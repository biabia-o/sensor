==> flow/design.v <==
module max1282_control(
    input 		wire 		sys_clk			, 
    input 		wire 		sys_rst_n		, 
	 input 		wire 		dout				, 
	 input 		wire 		SSTRB				, 
    output 		reg 		cs_n				, 
    output 		wire 		sclk				, 
    output 		reg 		din				, 
	 output 		reg 		[7:0]data_1_H		, 
	 output 		reg 		[7:0]data_2_H		,
	 output 		reg 		[7:0]data_3_H		,
	 output 		reg 		[7:0]data_4_H		,
	 output 		reg 		[7:0]data_1_L		, 
	 output 		reg 		[7:0]data_2_L		,
	 output 		reg 		[7:0]data_3_L		,
	 output 		reg 		[7:0]data_4_L		,
	 output		reg 		uart_txen
);
localparam  		START_BIT = 1'b1;                
localparam  		UNI_BIP_BIT = 1'b1;              
localparam  		SGL_DIF_BIT = 1'b1;              
localparam [1:0]  PD1_PD0_BITS = 2'b11;           
localparam [2:0] CHANNEL_SELECT_CH0 = 3'b001;
localparam [2:0] CHANNEL_SELECT_CH1 = 3'b101;
localparam [2:0] CHANNEL_SELECT_CH2 = 3'b010;
localparam [2:0] CHANNEL_SELECT_CH3 = 3'b110;
localparam 		  IDLE = 3'b000,
                 SELECT_CHANNEL = 3'b001,
                 WRITE_CONTROL_WORD = 3'b010,
                 WAIT_FOR_CONV = 3'b011,
                 READ_DATA = 3'b100;
reg [2:0] state = IDLE;     
reg [7:0] control_word;    
reg [15:0] out_data;       
reg [1:0] sel;			      
reg [4:0]read_count;
integer i;
always @(posedge sys_clk or negedge sys_rst_n) begin
    if (!sys_rst_n) begin
        din <= 1'b0;
        state <= IDLE;
        out_data <= 16'b0000_0000_0000_0000;
        control_word <= 8'b00000000;
		  i <= 0;
		  read_count <= 0;   
    end else begin
        case (state)
            IDLE:begin
                if (i < 4) begin
                    state <= SELECT_CHANNEL;
						  sel <= i[1:0];
                end else begin
                    i <= 0;  
                    state <= IDLE;
                end
            end
            SELECT_CHANNEL: begin
                case (sel)
                    0: control_word <= {START_BIT , CHANNEL_SELECT_CH0 , SGL_DIF_BIT , UNI_BIP_BIT , PD1_PD0_BITS};
                    1: control_word <= {START_BIT , CHANNEL_SELECT_CH1 , SGL_DIF_BIT , UNI_BIP_BIT , PD1_PD0_BITS};
                    2: control_word <= {START_BIT , CHANNEL_SELECT_CH2 , SGL_DIF_BIT , UNI_BIP_BIT , PD1_PD0_BITS};
                    3: control_word <= {START_BIT , CHANNEL_SELECT_CH3 , SGL_DIF_BIT , UNI_BIP_BIT , PD1_PD0_BITS};
                    default: control_word <= {START_BIT , CHANNEL_SELECT_CH0 , SGL_DIF_BIT , UNI_BIP_BIT , PD1_PD0_BITS};
                endcase
                state <= WRITE_CONTROL_WORD;
            end
            WRITE_CONTROL_WORD: begin
							din <= control_word[7];  
							control_word <= control_word << 1;  
							if (control_word == 8'b0000_0000) begin
								state <= WAIT_FOR_CONV;  
							end
						end
            WAIT_FOR_CONV: begin
							if (SSTRB) begin
								state <= READ_DATA;
							end else begin
								state <= state;
							end
						end
            READ_DATA: begin
							if (read_count < 16) begin   
                        out_data <= {out_data[14:0], dout};   
                        read_count <= read_count + 1;   
                     end
                     if (read_count == 15) begin   
								i <= i + 1;
                        state <= IDLE;   
                        read_count <= 0;   
                     end
                end
            default : state <= IDLE;
        endcase
    end
end
assign sclk = ~sys_clk;
always @(posedge sys_clk or negedge sys_rst_n) 
	 if(sys_rst_n == 1'b0)
		  cs_n <= 1'b1;
    else if (state == WRITE_CONTROL_WORD || state == WAIT_FOR_CONV || state == READ_DATA) 
        cs_n <= 1'b0;
    else 
        cs_n <= 1'b1;
always @(posedge sys_clk or negedge sys_rst_n)begin
	if(sys_rst_n == 1'b0)begin
		data_1_H <= 8'd0;
		data_2_H <= 8'd0;
		data_3_H <= 8'd0;
		data_4_H <= 8'd0;
		data_1_L	<= 8'd0;
		data_2_L	<= 8'd0;
		data_3_L	<= 8'd0;
		data_4_L	<= 8'd0;
		uart_txen <= 1'b0;
		end
	else if(state == SELECT_CHANNEL)begin
		begin
		case(i[1:0])
		2'd0:begin
			data_4_H <= out_data[15:8];
			data_4_L <= out_data[7:0];
			end
		2'd1:begin
			data_1_H <= out_data[15:8];
			data_1_L <= out_data[7:0];
			end
		2'd2:begin
			data_2_H <= out_data[15:8];
			data_2_L <= out_data[7:0];
			end
		2'd3:begin
			data_3_H <= out_data[15:8];
			data_3_L <= out_data[7:0];
			end
		default : begin
		data_1_H <= data_1_H;
		data_1_L <= data_1_L;
		data_2_H <= data_2_H;
		data_2_L <= data_2_L;
		data_3_H <= data_3_H;
		data_3_L <= data_3_L;
		data_4_H <= data_4_H;
		data_4_L <= data_4_L;
		end
		endcase
		end
		uart_txen <= 1'b1;
		end
	else begin
		data_1_H <= data_1_H;
		data_2_H <= data_2_H;
		data_3_H <= data_3_H;
		data_4_H <= data_4_H;
		data_1_L <= data_1_L;
		data_2_L <= data_2_L;
		data_3_L <= data_3_L;
		data_4_L <= data_4_L;
		uart_txen <= 1'b0;
	end
end
endmodule
Step by step through the tools: max1282_control --
What the tools print for max1282_control, step after step. Line numbers count from 1 in the design file above. Operators carry their Yosys type and port widths (W data, S select, Z words). Cell names lack the library's common part. A cell with n/a has no value.
Set-up: top module max1282_control, clock input sys_clk, standard-cell library sky130hd, library corner tt_025C_1v80

Elaborated design --
Counts by Yosys on the flattened word-level netlist (proc, flatten, opt, wreduce; memories kept). Register bits leave out memories and registers merged into their read ports (data or address). Print and check cells are left out. Cells with the same type and inputs are merged into one.
Bit counts: register bits after elaboration 133, latch bits 0, memory bits (writable) 0, memory bits (read-only) 0, word width x clocked read ports 0, memories kept 0, output and inout bits 68
Operators by class: add/sub/neg operators 2, $mul 0, div/mod/pow operators 0, magnitude comparators 2, equal/unequal tests 15, shift operators 0, multiplexer cells 14, bitwise logic cells 1, reductions and logical operators 18
Operator list (count):
- $pmux W32 S2 | 1
- $mux W32 | 2
- $add A32 B2 Y32 const B | 1
- $lt A32 B4 Y1 const B | 1
- $pmux W8 S4 | 1
- $pmux W8 S2 | 1
- $pmux W3 S5 | 1
- $reduce_and A2 Y1 | 6
- $mux W5 | 2
- $reduce_and A3 Y1 | 3
- $mux W3 | 3
- $eq A2 B2 Y1 const B | 4
- $ne A2 B2 Y1 const B | 4
- $logic_not A8 Y1 | 1
- $reduce_bool A2 Y1 | 3
- $eq A3 B2 Y1 const B | 2
- $add A5 B1 Y5 const B | 1
- $eq A5 B4 Y1 const B | 1
- $lt A5 B5 Y1 const B | 1
- $eq A2 B1 Y1 const B | 2
- $logic_not A2 Y1 | 2
- $eq A3 B1 Y1 const B | 1
- $eq A3 B3 Y1 const B | 1
- $logic_not A3 Y1 | 1
- $mux W1 | 3
- $logic_or A1 B1 Y1 | 2
- $not A1 Y1 | 1

Logic depth --
Yosys ltp: most cells in a row. Word level: on the elaborated netlist, between registers, memories and ports. Mapped: between sequential cells and ports; inverters and the memories' decode and read muxes count.
Logic depth: depth after elaboration 4, ABC_AREA 0, depth in mapped cells 7, mapped depth without buffers 5

Netlist --
The flow's flattened synthesis, as Yosys stat reports it; memories are mapped. The netlist is that of the ABC_AREA named above (0 if unset); the other value can give another one. Totals and module areas in this step are rounded.
Cell types:
- dfrtp_1 | count 130, area in all 3253.12 um^2
- mux2_2 | count 81, area in all 912.125 um^2
- a21oi_1 | count 35, area in all 175.168 um^2
- or4_1 | count 17, area in all 127.622 um^2
- o31ai_1 | count 15, area in all 112.608 um^2
- o21ai_0 | count 17, area in all 85.082 um^2
- nand4_1 | count 13, area in all 81.328 um^2
- nor2_1 | count 20, area in all 75.072 um^2
- nand3_1 | count 14, area in all 70.067 um^2
- nand2_1 | count 18, area in all 67.565 um^2
- ha_1 | count 5, area in all 62.56 um^2
- or3_1 | count 10, area in all 62.56 um^2
- edfxtp_1 | count 2, area in all 60.058 um^2
- nor4_1 | count 9, area in all 56.304 um^2
- buf_2 | count 10, area in all 50.048 um^2
- o22ai_1 | count 8, area in all 50.048 um^2
- clkbuf_1 | count 13, area in all 48.797 um^2
- and4_1 | count 5, area in all 43.792 um^2
Not listed: further types 25, cells in them 53.
Synthesis totals: cell count 475, synthesis area 5788 um^2, area of sequential cells 3339 um^2, mapped flip-flops 133, buffer cells 25

Lab notebook: max1282_control

Settings and measured results of 2 stored flow runs for module max1282_control (sky130hd), not sorted in any way. The constraints put input and output delay at 20% of the set period each and load the outputs with 0.01 pF.
"total power after layout": no workload was simulated; the value follows from the tool's default switching activity.
Results are given in rounded form.

[job 1] flow files
==> flow/run.sh <==
#!/bin/bash
# the make line also repeats the synthesis and layout settings of config.mk as NAME=value (left out here)
make -C /OpenROAD-flow-scripts/flow DESIGN_CONFIG=/design/flow/config.mk WORK_HOME=/design/flow/orfs CLKGATE_MAP_FILE= finish
==> flow/config.mk <==
export PLATFORM = sky130hd
export DESIGN_NAME = max1282_control
export DESIGN_NICKNAME = max1282_control
export VERILOG_FILES = /design/flow/design.v
export SDC_FILE = /design/flow/constraint.sdc
export NUM_CORES = 4
export LEC_CHECK = 0
export CAP_MARGIN = 20
export CORE_MARGIN = 2
export CORE_UTILIZATION = 42
export SLEW_MARGIN = 20
==> flow/constraint.sdc <==
create_clock -name core_clock -period 2.36 [get_ports {sys_clk}]
set_input_delay 0.4720 -clock core_clock [delete_from_list [all_inputs] [get_ports {sys_clk}]]
set_output_delay 0.4720 -clock core_clock [all_outputs]
set_load 0.01 [all_outputs]

[job 1] result: total power after layout 6.026 mW; total negative setup slack 0 ps; standard-cell area after layout 7,286 um^2; lowest setup slack 56 ps; post-layout utilization 0.546; die footprint 14,740 um^2; chip area in the Yosys report 5,788 um^2

[job 2] flow files
==> flow/run.sh <==
#!/bin/bash
# the make line also repeats the synthesis and layout settings of config.mk as NAME=value (left out here)
make -C /OpenROAD-flow-scripts/flow DESIGN_CONFIG=/design/flow/config.mk WORK_HOME=/design/flow/orfs CLKGATE_MAP_FILE= finish
==> flow/config.mk <==
export PLATFORM = sky130hd
export DESIGN_NAME = max1282_control
export DESIGN_NICKNAME = max1282_control
export VERILOG_FILES = /design/flow/design.v
export SDC_FILE = /design/flow/constraint.sdc
export NUM_CORES = 4
export LEC_CHECK = 0
export CAP_MARGIN = 20
export CELL_PAD_IN_SITES_DETAIL_PLACEMENT = 2
export CORE_ASPECT_RATIO = 1.42
export CORE_MARGIN = 2
export CORE_UTILIZATION = 49
export CTS_CLUSTER_SIZE = 87
export GPL_TIMING_DRIVEN = 1
export MAX_ROUTING_LAYER = met5
export PLACE_DENSITY = 0.63
export SETUP_SLACK_MARGIN = 0.11
export SLEW_MARGIN = 20
export TNS_END_PERCENT = 30
==> flow/constraint.sdc <==
create_clock -name core_clock -period 3.2 [get_ports {sys_clk}]
set_input_delay 0.6400 -clock core_clock [delete_from_list [all_inputs] [get_ports {sys_clk}]]
set_output_delay 0.6400 -clock core_clock [all_outputs]
set_load 0.01 [all_outputs]

[job 2] result: no results, clock tree synthesis failed with DPL-0033
